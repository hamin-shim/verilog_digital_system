==> flow/design.v <==
module LAB04_7SEGMENT(CLK, I, N_Reset, SEG_COM, SEG_DATA);
input CLK, N_Reset;
input [3:0] I;
output [7:0] SEG_COM, SEG_DATA;
wire [9:0] BCD_OUT; 
wire A1,B1,C1,D1,E1,F1,G1,A2,B2,C2,D2,E2,F2,G2;
LAB04_BINTOBCD U1(I,BCD_OUT); 
LAB04_BCD_TO_7SEGMENT U2(BCD_OUT[3:0],A1,B1,C1,D1,E1,F1,G1);
LAB04_BCD_TO_7SEGMENT U3(BCD_OUT[7:4],A2,B2,C2,D2,E2,F2,G2);
LAB04_7SEG_CTRL U4(CLK, N_Reset, {A1,B1,C1,D1,E1,F1,G1},{A2,B2,C2,D2,E2,F2,G2}, 0,0,0,0,0,0,SEG_COM, SEG_DATA); 
endmodule
module LAB04_7SEG_CTRL(
	iCLK,
	nRST,
	iSEG7,
	iSEG6,
	iSEG5,
	iSEG4,
	iSEG3,
	iSEG2,
	iSEG1,
	iSEG0,
	oS_COM,
	oS_ENS
);
input iCLK, nRST;
input [6:0] iSEG7, iSEG6, iSEG5, iSEG4,iSEG3, iSEG2, iSEG1, iSEG0;
output [7:0] oS_COM;
output [6:0] oS_ENS;  
reg [7:0] oS_COM;
reg [6:0] oS_ENS;
integer CNT_SCAN; 
always @(posedge iCLK)
begin
	if (nRST)
	  begin
		oS_COM <= 8'b00000000;
		oS_ENS <= 0;
	    CNT_SCAN = 0;
	  end
	else
	  begin
	  	if (CNT_SCAN >= 7)
	  	  CNT_SCAN = 0;
	  	else
	  	  CNT_SCAN = CNT_SCAN + 1;
	  	case (CNT_SCAN)
	  	  0 : 
	  	    begin
				oS_COM <= 8'b11111110;
				oS_ENS <= iSEG0;
	  	    end
	  	  1 : 
	  	    begin
				oS_COM <= 8'b11111101;
				oS_ENS <= iSEG1;
	  	    end
	  	  2 : 
	  	    begin
				oS_COM <= 8'b11111011;
				oS_ENS <= iSEG2;
	  	    end
	  	  3 : 
	  	    begin
				oS_COM <= 8'b11110111;
				oS_ENS <= iSEG3;
	  	    end
	  	  4 : 
	  	    begin
				oS_COM <= 8'b11101111;
				oS_ENS <= iSEG4;
	  	    end
	  	  5 : 
	  	    begin
				oS_COM <= 8'b11011111;
				oS_ENS <= iSEG5;
	  	    end
	  	  6 : 
	  	    begin
				oS_COM <= 8'b10111111;
				oS_ENS <= iSEG6;
	  	    end
	  	  7 : 
	  	    begin
				oS_COM <= 8'b01111111;
				oS_ENS <= iSEG7;
	  	    end			 
	  	  default : 
	  	    begin
	  	      oS_COM <= 8'b11111111;
				oS_ENS <= iSEG7;
	  	    end
	  	endcase
      end
end
endmodule
module LAB04_BCD_TO_7SEGMENT(BCD,A,B,C,D,E,F,G);
input [3:0] BCD;
output A,B,C,D,E,F,G;
reg [6:0] DECODE;
always @(BCD)
begin
case(BCD)
4'b0000 : DECODE <= 7'b1111110;  
4'b0001 : DECODE <= 7'b0110000;  
4'b0010 : DECODE <= 7'b1101101;  
4'b0011 : DECODE <= 7'b1111001;  
4'b0100 : DECODE <= 7'b0110011;  
4'b0101 : DECODE <= 7'b1011011;  
4'b0110 : DECODE <= 7'b1011111;  
4'b0111 : DECODE <= 7'b1110010;  
4'b1000 : DECODE <= 7'b1111111;  
4'b1001 : DECODE <= 7'b1111011;  
default : DECODE <= 7'b0000000;  
endcase
end
assign {A,B,C,D,E,F,G} = DECODE;
endmodule
module LAB04_BINTOBCD(B,P);
input [3:0] B;
output [9:0] P;
wire [10:0] T;
LAB04_LINEDECODER C1(0,0,0,B[3],T[3],T[2],T[1],T[0]);
LAB04_LINEDECODER C2(T[2],T[1],T[0],B[2],T[7],T[6],T[5],T[4]);
LAB04_LINEDECODER C3(0,0,0,T[3],P[9],T[10],T[9],T[8]);
LAB04_LINEDECODER C4(T[6],T[5],T[4],B[1],P[4],P[3],P[2],P[1]);
LAB04_LINEDECODER C5(T[10],T[9],T[8],T[7],P[8],P[7],P[6],P[5]);
assign P[0] = B[0];
endmodule
module LAB04_LINEDECODER(A3,A2,A1,A0,S3,S2,S1,S0);
input A3,A2,A1,A0;
output S3,S2,S1,S0;
reg [3:0] out;
always @(A3,A2,A1,A0)
begin
	case({A3,A2,A1,A0})
	4'b0000: out <= 4'b0000;
	4'b0001: out <= 4'b0001;
	4'b0010: out <= 4'b0010;
	4'b0011: out <= 4'b0011;
	4'b0100: out <= 4'b0100;
	4'b0101: out <= 4'b1000;
	4'b0110: out <= 4'b1001;
	4'b0111: out <= 4'b1010;
	4'b1000: out <= 4'b1011;
	4'b1001: out <= 4'b1100;
	default: out <= 4'b0000;
	endcase
end
assign {S3,S2,S1,S0} = out;
endmodule
# ---- From RTL to reports: LAB04_7SEGMENT
# Tool output for the design above, in the order of the flow.
# Lines are those of the file above, counted from 1.
# Cell names lack the library's common part.
# The mark - stands for no value.
dict set report inputs {
  top_module {LAB04_7SEGMENT}
  clock_port {CLK}
  cell_library {sky130hd}
  pvt_corner {tt_025C_1v80}
}

# ---- Elaborated design
# Counts by Yosys on the flattened word-level netlist (proc, flatten, opt, wreduce; memories kept). Register bits leave out memories and registers merged into their read ports (data or address); mux counts leave out enables and synchronous resets folded into registers. Print and check cells are left out. Cells with the same type and inputs are merged into one.
# Yosys's memory passes give these memory sizes; they may raise the number of words (mostly to a power of two), join words into wider ones and drop unused or constant bits.
dict set report word_totals {
  memories 7
  regBits 47
  wordCells 25
  output_inout_bits 16
  mem_bits_ro 544
}
# name size width read_ports write_ports line_no
set mem_list {}
lappend mem_list {{(name not given)} 16 7 1 0 103} ;# case(BCD)
lappend mem_list {{(name not given)} 16 7 1 0 103}
lappend mem_list {{(name not given)} 16 4 1 0 136} ;# case({A3,A2,A1,A0})
lappend mem_list {{(name not given)} 16 4 1 0 136}
lappend mem_list {{(name not given)} 16 4 1 0 136}
lappend mem_list {{(name not given)} 16 4 1 0 136}
# Memories not listed: 1.
dict set report op_classes {
  cmp 1
  mux 4
  n_addsub 1
  eq_ne 7
  reduce_logical 2
}
# op n
set op_table {}
lappend op_table {{equality test 32 x 3 -> 1 bit (second input constant)} 4}
lappend op_table {{equality test 32 x 2 -> 1 bit (second input constant)} 2}
lappend op_table {{case mux 8 bit (select 8 bit)} 1}
lappend op_table {{2-to-1 mux 32 bit} 2}
lappend op_table {{equality test 32 x 1 -> 1 bit (second input constant)} 1}
lappend op_table {{adder 32 x 2 -> 32 bit (second input constant)} 1}
lappend op_table {{greater-or-equal comparator 32 x 4 -> 1 bit (second input constant)} 1}
lappend op_table {{logical NOT 32 bit} 1}
lappend op_table {{case mux 7 bit (select 2 bit)} 1}
lappend op_table {{OR reduction 6 bit} 1}

# ---- Longest topological paths
# Longest topological path by Yosys (ltp), each cell counted once; first at word level (registers and memories cut), then after technology mapping (sequential cells cut; the memories' decode and read muxes count).
dict set report depth {
  ltp_word 6
  ABC_AREA 0
  depth_mapped 11
}

# ---- Netlist
# Source: synth_stat.txt of the flow (Yosys; design flattened, memories mapped). It holds for the ABC_AREA given above (unset counts as 0); a run with the other value may have another netlist.
# The area totals of this step are shown rounded.
# cell_type n
set types {}
lappend types {dfxtp_1 47}
lappend types {nor2_1 40}
lappend types {xnor2_1 14}
lappend types {xor2_1 14}
lappend types {ha_1 7}
lappend types {nand2_1 20}
lappend types {a21oi_1 14}
lappend types {nand3_1 12}
lappend types {buf_6 5}
lappend types {o21ai_0 11}
lappend types {nand4_1 8}
lappend types {nand4_4 2}
lappend types {nor4_1 6}
lappend types {buf_2 7}
lappend types {inv_1 9}
lappend types {and3_1 5}
lappend types {and4_2 3}
lappend types {nor3_1 6}
# Other cell types: 36; their cells: 57.
dict set report mapped {
  buffers 19
  flip_flops 47
  cell_count 287
  sequential_area_um2 940
  yosys_area_um2 2500
}
# The figures by module come from a second, unflattened synthesis with its own total; it is not the netlist above.
dict set report hier_totals {
  hier_cells 439
  hier_area_um2 3600
}
# Each row is one instance without its submodules.
# mod cells area_um2 mod_seq_area_um2 instances
set by_module {}
lappend by_module {LAB04_7SEG_CTRL 316 2700 940 1}
lappend by_module {LAB04_LINEDECODER 13 93 0.0 5}
lappend by_module {LAB04_BCD_TO_7SEGMENT 27 210 0.0 2}
lappend by_module {LAB04_7SEGMENT 2 11 0.0 1}
lappend by_module {LAB04_BINTOBCD 2 11 0.0 1}

# ---- Path before layout
# OpenSTA on the mapped netlist: ideal clock, no wires. The path of least setup slack (recovery checks aside). Input and output delay are each 20% of the period. Register names are those of the netlist, which keeps one name where synthesis merged equal registers.
dict set report synth_path {
  kind {reg-to-reg}
  start {register U4.CNT_SCAN[0]}
  end {register U4.oS_ENS[2]}
  tclk_ns 2.43
  stages 12
  slack_ns 0.220
  t_required_ns 2.306
  path_buffers 3
  t_arrival_ns 2.086
  setup_ns 0.124
  delay_ns 2.210
  period_less_setup_slack_ns 2.21
}
# "delay_ns" is the arrival time less input delay plus setup time.
# "stages" counts driving pins, that of a launching flip-flop among them; a cell with two outputs on the path counts twice.
# "period_less_setup_slack_ns" is the clock period less the worst setup slack; recovery checks do not enter. This is arithmetic on one report: input and output delays are still those of the set period (20% each).
# The rows between start and end are the longest chain of elaborated cells between them; the timing report does not say that the signal goes this way. Where chains are equally long, one stands for them.
# A line is the first line of the expression or statement that the cell stems from. Yosys adds cells for indexed reads and writes and turns some case tables into memories.
# A register here has more assigning lines than the two given.
dict set report synth_via {
  path_cell_list {dfxtp_1 -> ha_1 -> buf_2 -> and3_1 -> buf_2 -> nand3_1 -> nor4_4 -> xnor2_1 -> nand4_1 -> and4b_1 -> buf_6 -> o21ai_0}
  elab_chain_len 6
  cone_cells 13
  classes_between {add/sub: 1; compare: 1; eq/ne: 6; mux: 3; reduce/logical: 2}
}
# element line_no
set synth_lines {}
lappend synth_lines {{from (decl)} 32} ;# integer CNT_SCAN;
lappend synth_lines {{from (assign)} 39} ;# CNT_SCAN = 0;
lappend synth_lines {{from (assign)} 46} ;# CNT_SCAN = CNT_SCAN + 1;
lappend synth_lines {{adder 32 x 2 -> 32 bit} 46}
lappend synth_lines {{2-to-1 mux 32 bit} 43} ;# if (CNT_SCAN >= 7)
lappend synth_lines {{2-to-1 mux 32 bit} 35} ;# if (nRST)
lappend synth_lines {{logical NOT 32 bit} 47} ;# case (CNT_SCAN)
lappend synth_lines {{OR reduction 6 bit} -}
lappend synth_lines {{case mux 7 bit (select 2 bit)} 47}
lappend synth_lines {{to (assign)} 51} ;# oS_ENS <= iSEG0;
lappend synth_lines {{to (assign)} 56} ;# oS_ENS <= iSEG1;
lappend synth_lines {{to (decl)} 29} ;# output [6:0] oS_ENS;

# ---- Timing after layout
# From the final timing report of flow run A: the path of least setup slack in the routed layout; clock arrival at registers is part of the times.
dict set report layout_path {
  kind {reg-to-reg}
  start {register U4.CNT_SCAN[7]}
  end {register U4.oS_ENS[6]}
  stages 8
  t_required_ns 2.50
  t_arrival_ns 2.37
  setup_ns 0.07
  slack_ns 0.12
  path_buffers 0
  tclk_ns 2.27
}
# The rows between start and end are the longest chain of elaborated cells between them; the timing report does not say that the signal goes this way. Where chains are equally long, one stands for them.
# A register here has more assigning lines than the two given.
dict set report layout_via {
  path_cell_list {dfxtp_2 -> or3_2 -> nor4_1 -> a41o_2 -> and2_2 -> and4b_1 -> nand4b_4 -> o21ai_0}
  elab_chain_len 6
  cone_cells 13
  classes_between {add/sub: 1; compare: 1; eq/ne: 6; mux: 3; reduce/logical: 2}
}
# element line_no
set layout_lines {}
lappend layout_lines {{from (decl)} 32} ;# integer CNT_SCAN;
lappend layout_lines {{from (assign)} 39} ;# CNT_SCAN = 0;
lappend layout_lines {{from (assign)} 46} ;# CNT_SCAN = CNT_SCAN + 1;
lappend layout_lines {{greater-or-equal comparator 32 x 4 -> 1 bit} 43} ;# if (CNT_SCAN >= 7)
lappend layout_lines {{2-to-1 mux 32 bit} 43}
lappend layout_lines {{2-to-1 mux 32 bit} 35} ;# if (nRST)
lappend layout_lines {{logical NOT 32 bit} 47} ;# case (CNT_SCAN)
lappend layout_lines {{OR reduction 6 bit} -}
lappend layout_lines {{case mux 7 bit (select 2 bit)} 47}
lappend layout_lines {{to (assign)} 51} ;# oS_ENS <= iSEG0;
lappend layout_lines {{to (assign)} 56} ;# oS_ENS <= iSEG1;
lappend layout_lines {{to (decl)} 29} ;# output [6:0] oS_ENS;

Add stored flow runs of LAB04_7SEGMENT

Flow measurements of LAB04_7SEGMENT on sky130hd: 2 stored runs with different settings, listed in no order. Input and output delays are each 20% of the period that was set; the output load is 0.01 pF.
"achieved_clock_period_ns" = clock period - worst setup slack. The figure is calculated, with input and output delays left at 20% of the set period.
"worstPathTime_ns" = time allowed to the worst setup path (clock period - input delay - output delay, where it has them) - its slack; a late launch clock adds to it, a late capture clock takes from it.
"design_power_w" is the tool's figure for a default switching activity; nothing was simulated.
Values from the reports are rounded here.

[flow] flow run A: files
==> flow/run.sh <==
#!/bin/bash
# the make line also repeats the synthesis and layout settings of config.mk as NAME=value (left out here)
make -C /OpenROAD-flow-scripts/flow DESIGN_CONFIG=/design/flow/config.mk WORK_HOME=/design/flow/orfs CLKGATE_MAP_FILE= finish
==> flow/config.mk <==
export PLATFORM = sky130hd
export DESIGN_NAME = LAB04_7SEGMENT
export DESIGN_NICKNAME = LAB04_7SEGMENT
export VERILOG_FILES = /design/flow/design.v
export SDC_FILE = /design/flow/constraint.sdc
export NUM_CORES = 4
export LEC_CHECK = 0
export CAP_MARGIN = 20
export CORE_MARGIN = 2
export CORE_UTILIZATION = 40
export SLEW_MARGIN = 20
==> flow/constraint.sdc <==
create_clock -name core_clock -period 2.27 [get_ports {CLK}]
set_input_delay 0.4540 -clock core_clock [delete_from_list [all_inputs] [get_ports {CLK}]]
set_output_delay 0.4540 -clock core_clock [all_outputs]
set_load 0.01 [all_outputs]

[flow] flow run A: metrics
[metrics] ws_hold_ns = 0.48
[metrics] achieved_clock_period_ns = 2.148
[metrics] worst_setup_slack_ns = 0.12
[metrics] post_route_stdcell_area_um2 = 3100
[metrics] setup_tns_ns = 0.000
[metrics] design_power_w = 0.0018
[metrics] worstPathTime_ns = 2.15
[metrics] critical_path_type = reg-to-reg
[metrics] synthArea_um2 = 2500
[metrics] final_util_pct = 52
[metrics] final_die_area_um2 = 7000

[flow] flow run B: files
==> flow/run.sh <==
#!/bin/bash
# the make line also repeats the synthesis and layout settings of config.mk as NAME=value (left out here)
make -C /OpenROAD-flow-scripts/flow DESIGN_CONFIG=/design/flow/config.mk WORK_HOME=/design/flow/orfs CLKGATE_MAP_FILE= finish
==> flow/config.mk <==
export PLATFORM = sky130hd
export DESIGN_NAME = LAB04_7SEGMENT
export DESIGN_NICKNAME = LAB04_7SEGMENT
export VERILOG_FILES = /design/flow/design.v
export SDC_FILE = /design/flow/constraint.sdc
export NUM_CORES = 4
export LEC_CHECK = 0
export ABC_AREA = 0
export CAP_MARGIN = 20
export CELL_PAD_IN_SITES_DETAIL_PLACEMENT = 2
export CELL_PAD_IN_SITES_GLOBAL_PLACEMENT = 3
export CORE_ASPECT_RATIO = 0.89
export CORE_MARGIN = 2
export CORE_UTILIZATION = 47
export CTS_CLUSTER_DIAMETER = 244
export GPL_ROUTABILITY_DRIVEN = 0
export MAX_ROUTING_LAYER = met5
export MIN_ROUTING_LAYER = met2
export PLACE_DENSITY_LB_ADDON = 0.29
export SETUP_SLACK_MARGIN = 0.91
export SLEW_MARGIN = 10
==> flow/constraint.sdc <==
create_clock -name core_clock -period 3.58 [get_ports {CLK}]
set_input_delay 0.7160 -clock core_clock [delete_from_list [all_inputs] [get_ports {CLK}]]
set_output_delay 0.7160 -clock core_clock [all_outputs]
set_load 0.01 [all_outputs]

[flow] flow run B: unfinished; error FLW-0024 in placement
