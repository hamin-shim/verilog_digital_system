==> flow/design.v <==
module BCD_to_7segment(	D3,D2,D1,D0, A,B,C,D,E,F,G );
input D3,D2,D1,D0;
output A,B,C,D,E,F,G;
reg [7:0] out; 
always @(D3,D2,D1,D0)
begin
case({D3,D2,D1,D0})
	4'b0000 : out <= 7'b1111110;  
	4'b0001 : out <= 7'b0110000;  
	4'b0010 : out <= 7'b1101101;  
	4'b0011 : out <= 7'b1111001;  
	4'b0100 : out <= 7'b0110011;  
	4'b0101 : out <= 7'b1011011;  
	4'b0110 : out <= 7'b1011111;  
	4'b0111 : out <= 7'b1110010;  
	4'b1000 : out <= 7'b1111111;  
	4'b1001 : out <= 7'b1111011;  
	default : out <= 7'b0000000;  
endcase 
end
assign {A,B,C,D,E,F,G} = out;
endmodule
module Binary_to_BCD(B3,B2,B1,B0, P9,P8,P7,P6,P5,P4,P3,P2,P1,P0);
input B3,B2,B1,B0;
output P9,P8,P7,P6,P5,P4,P3,P2,P1,P0;
wire T10,T9,T8,T7,T6,T5,T4,T3,T2,T1,T0;
assign P0 = B0;
LineDecoder C1(0,0,0,B3,		T3,T2,T1,T0);
LineDecoder C2(T2,T1,T0,B2,	T7,T6,T5,T4);
LineDecoder C3(0,0,0,T3,		P9,T10,T9,T8);
LineDecoder C4(T6,T5,T4,B1,	P4,P3,P2,P1);
LineDecoder C5(T10,T9,T8,T7,	P8,P7,P6,P5);
endmodule
module LAB07_MEMORY_APP(CLK,WR,RD,A1,A2,D_IN,oS_COM,oS_ENS);
input CLK, WR, RD;
input [2:0] A1, A2;
input [8:0] D_IN;
output [7:0] oS_COM;
output [6:0] oS_ENS;
reg [3:0] SRAM [7:0];
wire P9,P8,P7,P6,P5,P4,P3,P2,P1,P0;
wire a1,b1,c1,d1,e1,f1,g1;
wire a2,b2,c2,d2,e2,f2,g2;
wire [3:0] Q;
always @(posedge CLK) begin
	if(WR) begin
		case(D_IN)
			9'b000000001 :SRAM[A1] <= 4'b0001;
			9'b000000010 :SRAM[A1] <= 4'b0010;
			9'b000000100 :SRAM[A1] <= 4'b0011;
			9'b000001000 :SRAM[A1] <= 4'b0100;
			9'b000010000 :SRAM[A1] <= 4'b0101;
			9'b000100000 :SRAM[A1] <= 4'b0110;
			9'b001000000 :SRAM[A1] <= 4'b0111;
			9'b010000000 :SRAM[A1] <= 4'b1000;
			9'b100000000 :SRAM[A1] <= 4'b1001; 
			default :SRAM[A1] <= 4'b0000;
		endcase
	end
end
MUX_2to1 U0 (4'bz, (SRAM[A1]+SRAM[A2]), RD, Q);
Binary_to_BCD U1 (Q[3],Q[2],Q[1],Q[0],P9,P8,P7,P6,P5,P4,P3,P2,P1,P0);
BCD_to_7segment U2 (P3,P2,P1,P0,a1,b1,c1,d1,e1,f1,g1);
BCD_to_7segment U3 (P7,P6,P5,P4,a2,b2,c2,d2,e2,f2,g2);
SevenSeg_CTRL U4 (CLK,0,0,0,0,0,0,0,{a2,b2,c2,d2,e2,f2,g2},{a1,b1,c1,d1,e1,f1,g1},oS_COM,oS_ENS);
endmodule
module LineDecoder(A3,A2,A1,A0,S3,S2,S1,S0);
input A3,A2,A1,A0;
output S3,S2,S1,S0;
reg [3:0] out; 
always @(A3,A2,A1,A0)
begin
case({A3,A2,A1,A0})
4'b0000 : out <= 4'b0000;  
4'b0001 : out <= 4'b0001;  
4'b0010 : out <= 4'b0010;  
4'b0011 : out <= 4'b0011;  
4'b0100 : out <= 4'b0100;  
4'b0101 : out <= 4'b1000;  
4'b0110 : out <= 4'b1001;  
4'b0111 : out <= 4'b1010;  
4'b1000 : out <= 4'b1011;  
4'b1001 : out <= 4'b1100;  
default : out <= 4'b0000;  
endcase 
end
assign {S3,S2,S1,S0} = out;
endmodule
module MUX_2to1 (A, B , SEL, OUT);
input [3:0] A, B;
input SEL;
output [3:0] OUT;
assign OUT = (!SEL) ? A : B;
endmodule
module SevenSeg_CTRL(iCLK, nRST,iSEG7,iSEG6,iSEG5,iSEG4,iSEG3,iSEG2,iSEG1,iSEG0, oS_COM, oS_ENS);
input iCLK, nRST;
input [6:0] iSEG7, iSEG6, iSEG5, iSEG4,iSEG3, iSEG2, iSEG1, iSEG0;
output [7:0] oS_COM;
output [6:0] oS_ENS;  
reg [7:0] oS_COM;
reg [6:0] oS_ENS;
integer CNT_SCAN; 
always @(posedge iCLK)
begin
	if (nRST)
	  begin
		oS_COM <= 8'b00000000;
		oS_ENS <= 0;
	    CNT_SCAN = 0;
	  end
	else
	  begin
	  	if (CNT_SCAN >= 7)
	  	  CNT_SCAN = 0;
	  	else
	  	  CNT_SCAN = CNT_SCAN + 1;
	  	case (CNT_SCAN)
	  	  0 : 
	  	    begin
				oS_COM <= 8'b11111110;
				oS_ENS <= iSEG0;
	  	    end
	  	  1 : 
	  	    begin
				oS_COM <= 8'b11111101;
				oS_ENS <= iSEG1;
	  	    end
	  	  2 : 
	  	    begin
				oS_COM <= 8'b11111011;
				oS_ENS <= iSEG2;
	  	    end
	  	  3 : 
	  	    begin
				oS_COM <= 8'b11110111;
				oS_ENS <= iSEG3;
	  	    end
	  	  4 : 
	  	    begin
				oS_COM <= 8'b11101111;
				oS_ENS <= iSEG4;
	  	    end
	  	  5 : 
	  	    begin
				oS_COM <= 8'b11011111;
				oS_ENS <= iSEG5;
	  	    end
	  	  6 : 
	  	    begin
				oS_COM <= 8'b10111111;
				oS_ENS <= iSEG6;
	  	    end
	  	  7 : 
	  	    begin
				oS_COM <= 8'b01111111;
				oS_ENS <= iSEG7;
	  	    end			 
	  	  default : 
	  	    begin
	  	      oS_COM <= 8'b11111111;
				oS_ENS <= iSEG7;
	  	    end
	  	endcase
      end
end
endmodule
* Step by step through the tools: LAB07_MEMORY_APP
What the tools print for LAB07_MEMORY_APP, step after step.
Line numbers count from 1 in the design file above.
The mark -- stands for no value.
- Top :: LAB07_MEMORY_APP
- Clock port :: CLK
- Cell library :: sky130hd
- Library corner :: tt_025C_1v80

* Word-level counts
Yosys after proc, flatten, opt, wreduce and memory -nomap, before mapping. Enables and synchronous resets that opt folds into registers are not counted as muxes. Memory bits, and registers merged into a memory's read port (data or address), are not among the register bits. Print and check cells are not counted. Equal cells are merged and count once.
Yosys's memory passes give these memory sizes; they may raise the number of words (mostly to a power of two), join words into wider ones and drop unused or constant bits.
- Register bits after elaboration :: 47
- Bits in writable memories :: 32
- Memory bits (read-only) :: 544
- Memories :: 8
- Bits of input ports :: 18
- Output and inout port bits :: 15
- Cells after elaboration :: 74
** Memories
- (name not given) :: words 16, width 7, rd ports 1, wr ports 0, line 7 : case({D3,D2,D1,D0})
- (name not given) :: words 16, width 7, rd ports 1, wr ports 0, line 7
- (name not given) :: words 16, width 4, rd ports 1, wr ports 0, line 73 : case({A3,A2,A1,A0})
- (name not given) :: words 16, width 4, rd ports 1, wr ports 0, line 73
- (name not given) :: words 16, width 4, rd ports 1, wr ports 0, line 73
- (name not given) :: words 16, width 4, rd ports 1, wr ports 0, line 73
Further memories, not shown: 2.
- Add/subtract/negate cells :: 2
- Magnitude comparators :: 1
- Equality and inequality tests :: 16
- Muxes and demuxes :: 33
- Bitwise logic cells :: 9
- Reduce/logical cells :: 2
** Operators with widths (count)
- == test 32 x 3 -> 1 bit (second input constant) :: 4
- == test 32 x 2 -> 1 bit (second input constant) :: 2
- case mux 8 bit (select 8 bit) :: 1
- 2-to-1 mux 4 bit :: 10
- == test 32 x 1 -> 1 bit (second input constant) :: 1
- adder 32 x 2 -> 32 bit (second input constant) :: 1
- >= comparator 32 x 4 -> 1 bit (second input constant) :: 1
- zero test 32 bit :: 1
- 2-to-1 mux 32 bit :: 1
- 2-to-1 mux 1 bit :: 20
- case mux 7 bit (select 2 bit) :: 1
- OR 1 bit :: 9
- == test 9 x 1 -> 1 bit (second input constant) :: 1
- == test 9 x 2 -> 1 bit (second input constant) :: 1
- == test 9 x 3 -> 1 bit (second input constant) :: 1
- == test 9 x 4 -> 1 bit (second input constant) :: 1
- == test 9 x 5 -> 1 bit (second input constant) :: 1
- == test 9 x 6 -> 1 bit (second input constant) :: 1
- == test 9 x 7 -> 1 bit (second input constant) :: 1
- == test 9 x 8 -> 1 bit (second input constant) :: 1
- == test 9 bit (second input constant) :: 1
- OR reduction 9 bit :: 1
- adder 4 bit :: 1

* Longest topological paths
Depth = most cells in a row (Yosys ltp): at word level without a register or memory, in the mapped netlist without a sequential cell, where the memories' decode and read muxes count.
- Depth in word-level cells :: 12
- ABC_AREA :: 0
- Mapped depth :: 17

* Synthesis result
The flow's flattened synthesis, as Yosys stat reports it; memories are mapped. The netlist is that of the ABC_AREA named above (0 if unset); the other value can give another one.
** Cells by type
- sky130_fd_sc_hd__edfxtp_1 :: count 32, area in all 960.922 sq um
- sky130_fd_sc_hd__dfxtp_1 :: count 47, area in all 940.902 sq um
- sky130_fd_sc_hd__mux4_2 :: count 10, area in all 225.216 sq um
- sky130_fd_sc_hd__nor2_1 :: count 54, area in all 202.694 sq um
- sky130_fd_sc_hd__xor2_1 :: count 22, area in all 192.685 sq um
- sky130_fd_sc_hd__ha_1 :: count 10, area in all 125.12 sq um
- sky130_fd_sc_hd__xnor2_1 :: count 12, area in all 105.101 sq um
- sky130_fd_sc_hd__nand2_1 :: count 26, area in all 97.594 sq um
- sky130_fd_sc_hd__nand4_1 :: count 13, area in all 81.328 sq um
- sky130_fd_sc_hd__mux2i_1 :: count 8, area in all 80.077 sq um
- sky130_fd_sc_hd__nand3_1 :: count 15, area in all 75.072 sq um
- sky130_fd_sc_hd__nor3_1 :: count 13, area in all 65.062 sq um
- sky130_fd_sc_hd__o21ai_0 :: count 12, area in all 60.058 sq um
- sky130_fd_sc_hd__clkbuf_1 :: count 15, area in all 56.304 sq um
- sky130_fd_sc_hd__nor4_1 :: count 9, area in all 56.304 sq um
- sky130_fd_sc_hd__mux4_1 :: count 2, area in all 52.55 sq um
- sky130_fd_sc_hd__mux2_2 :: count 4, area in all 45.043 sq um
- sky130_fd_sc_hd__nand2b_1 :: count 6, area in all 37.536 sq um
Other cell types: 39; their cells: 83.
- Cells in the netlist :: 393
- Chip area (Yosys) :: 4092.7 sq um
- Area of sequential cells :: 1901.8 sq um
- Mapped flip-flops :: 79
- Buffers :: 23
The figures by module come from a second, unflattened synthesis with its own total; it is not the netlist above.
- Cells (unflattened synthesis) :: 593
- Area (unflattened synthesis) :: 5599.1 sq um
Rows give one instance, submodules left out.
** Modules
- SevenSeg_CTRL :: times used 1, cells 316, area 2680.1 sq um
- LAB07_MEMORY_APP :: times used 1, cells 152, area 1954.4 sq um
- LineDecoder :: times used 5, cells 13, area 97.6 sq um
- BCD_to_7segment :: times used 2, cells 27, area 210.2 sq um
- MUX_2to1 :: times used 1, cells 4, area 45.0 sq um
- Binary_to_BCD :: times used 1, cells 2, area 11.3 sq um

* Worst setup path after synthesis
OpenSTA on the mapped netlist: ideal clock, no wires. The path of least setup slack (recovery checks aside). Input and output delay are each 20% of the period. Register names are those of the netlist, which keeps one name where synthesis merged equal registers.
- Path kind :: in2reg
- Start :: input A2[0]
- End :: register U4.oS_ENS[6]
- Period :: 4.59 ns
- Input delay :: 0.918 ns
- Setup time :: 0.069 ns
- Time at the first pin :: 0.918 ns
- Arrival time :: 4.315 ns
- Data required time :: 4.521 ns
- Setup slack :: 0.206 ns
- Delay of the path :: 3.466 ns
- Driving pins on the path :: 14
- Synthesis period reached :: 4.384 ns
"delay of the path" is the arrival time less input delay plus setup time.
"driving pins on the path" counts driving pins, that of a launching flip-flop among them; a cell with two outputs on the path counts twice.
"synthesis period reached" = period - worst setup slack (recovery checks aside). The figure is calculated, with input and output delays left at 20% of the set period.
Between the ends stands the longest chain of elaborated cells between them, by number of cells; it is not shown to be the way that was timed. Of several equally long chains one is given.
A line is the first line of the expression or statement that the cell stems from. Yosys adds cells for indexed reads and writes and turns some case tables into memories.
The chain passes a memory read, where the word-level depth is cut; so it can be longer than that depth.
A register here has more assigning lines than the two given.
- Cell sequence :: sky130_fd_sc_hd__buf_2 -> sky130_fd_sc_hd__mux4_2 -> sky130_fd_sc_hd__mux2_2 -> sky130_fd_sc_hd__ha_1 -> sky130_fd_sc_hd__a21o_1 -> sky130_fd_sc_hd__a21oi_1 -> sky130_fd_sc_hd__xnor3_2 -> sky130_fd_sc_hd__or3_1 -> sky130_fd_sc_hd__and2_1 -> sky130_fd_sc_hd__ha_1 -> sky130_fd_sc_hd__nand2_1 -> sky130_fd_sc_hd__nor3_1 -> sky130_fd_sc_hd__or3b_1 -> sky130_fd_sc_hd__o21ai_1
- Cells in the longest elaborated chain :: 8
- Elaborated cells on any way between the ends :: 11
- Source lines of those cells :: 6
** RTL lines, path post-synthesis
- from (decl) :: line 36 : input [2:0] A1, A2;
- memory (8 x 4 bit) :: line 40 : reg [3:0] SRAM [7:0];
- adder 4 bit :: line 61 : MUX_2to1 U0 (4'bz, (SRAM[A1]+SRAM[A2]), RD, Q);
- 2-to-1 mux 4 bit :: line 93 : assign OUT = (!SEL) ? A : B;
- memory (16 x 4 bit) x3 :: line 73 : case({A3,A2,A1,A0})
- memory (16 x 7 bit) :: line 7 : case({D3,D2,D1,D0})
- case mux 7 bit (select 2 bit) :: line 117 : case (CNT_SCAN)
- to (assign) :: line 121 : oS_ENS <= iSEG0;
- to (assign) :: line 126 : oS_ENS <= iSEG1;
- to (decl) :: line 99 : output [6:0] oS_ENS;

* Timing after layout
Path of least setup slack in the final report of run 2 (OpenROAD, finished layout, wires in). Where an end is a register, its clock arrival counts in the times.
- Path kind :: in2reg
- Start :: input A2[1]
- End :: register U4.oS_ENS[0]
- Period :: 3.5 ns
- Input delay :: 0.70 ns
- Setup time :: 0.10 ns
- Time at the first pin :: 0.70 ns
- Arrival time :: 3.67 ns
- Data required time :: 3.76 ns
- Setup slack :: 0.09 ns
- Driving pins on the path :: 16
Between the ends stands the longest chain of elaborated cells between them, by number of cells; it is not shown to be the way that was timed. Of several equally long chains one is given.
The chain passes a memory read, where the word-level depth is cut; so it can be longer than that depth.
A register here has more assigning lines than the two given.
- Cell sequence :: sky130_fd_sc_hd__dlygate4sd2_1 -> sky130_fd_sc_hd__buf_6 -> sky130_fd_sc_hd__mux4_2 -> sky130_fd_sc_hd__mux2_4 -> sky130_fd_sc_hd__ha_4 -> sky130_fd_sc_hd__a21o_1 -> sky130_fd_sc_hd__a21oi_2 -> sky130_fd_sc_hd__xnor3_2 -> sky130_fd_sc_hd__or3_4 -> sky130_fd_sc_hd__and2_4 -> sky130_fd_sc_hd__buf_4 -> sky130_fd_sc_hd__inv_4 -> sky130_fd_sc_hd__ha_2 -> sky130_fd_sc_hd__nor2_1 -> sky130_fd_sc_hd__a311oi_1 -> sky130_fd_sc_hd__nor2_1
- Cells in the longest elaborated chain :: 8
- Elaborated cells on any way between the ends :: 11
- Source lines of those cells :: 6
** RTL lines, path post-layout
- from (decl) :: line 36 : input [2:0] A1, A2;
- memory (8 x 4 bit) :: line 40 : reg [3:0] SRAM [7:0];
- adder 4 bit :: line 61 : MUX_2to1 U0 (4'bz, (SRAM[A1]+SRAM[A2]), RD, Q);
- 2-to-1 mux 4 bit :: line 93 : assign OUT = (!SEL) ? A : B;
- memory (16 x 4 bit) x3 :: line 73 : case({A3,A2,A1,A0})
- memory (16 x 7 bit) :: line 7 : case({D3,D2,D1,D0})
- case mux 7 bit (select 2 bit) :: line 117 : case (CNT_SCAN)
- to (assign) :: line 121 : oS_ENS <= iSEG0;
- to (assign) :: line 126 : oS_ENS <= iSEG1;
- to (decl) :: line 99 : output [6:0] oS_ENS;

Subject: LAB07_MEMORY_APP on sky130hd, stored results

Hello all,

Design LAB07_MEMORY_APP on sky130hd. What follows are 2 stored runs of the flow, each under its own settings; their order means nothing. The constraints put input and output delay at 20% of the set period each and load the outputs with 0.01 pF.
By "period achieved" is meant the clock period of the run minus its worst setup slack. This is arithmetic on one report: input and output delays are still those of the set period (20% each).
By "worst path time" is meant the share of the clock period that the worst setup path is allowed (20% is reserved at inputs, 20% at outputs), minus its slack. Clock arrival times at its registers enter into it.
"total power of the final layout": no workload was simulated; the value follows from the tool's default switching activity.

** Run 1
- Settings :: period_ns=5.97; CORE_UTILIZATION=56; SETUP_SLACK_MARGIN=0.53; PLACE_DENSITY_LB_ADDON=0.04; CORE_ASPECT_RATIO=1.17; CELL_PAD_IN_SITES_GLOBAL_PLACEMENT=2; GPL_ROUTABILITY_DRIVEN=1; CTS_CLUSTER_DIAMETER=381; CAP_MARGIN=35; MIN_ROUTING_LAYER=met2; MAX_ROUTING_LAYER=met4; CORE_MARGIN=2; SLEW_MARGIN=20
- Outcome :: not finished: placement ended with error FLW-0024

** Run 2
- Settings :: period_ns=3.5; CAP_MARGIN=20; CORE_MARGIN=2; CORE_UTILIZATION=40; SLEW_MARGIN=20
- Post-synthesis cell area :: 4092.7 sq um
- Die area :: 11056.5 sq um
- Area of the standard cells in the finished layout :: 5017.3 sq um
- Final utilization :: 0.509
- Setup slack of the critical path :: 0.090 ns
- Setup total negative slack :: 0.000 ns
- Worst-case hold slack :: 0.519 ns
- Total power of the final layout :: 0.002165 W
- Period achieved :: 3.410 ns
- Worst path time :: 2.71 ns
- Critical path type :: in2reg

Thanks
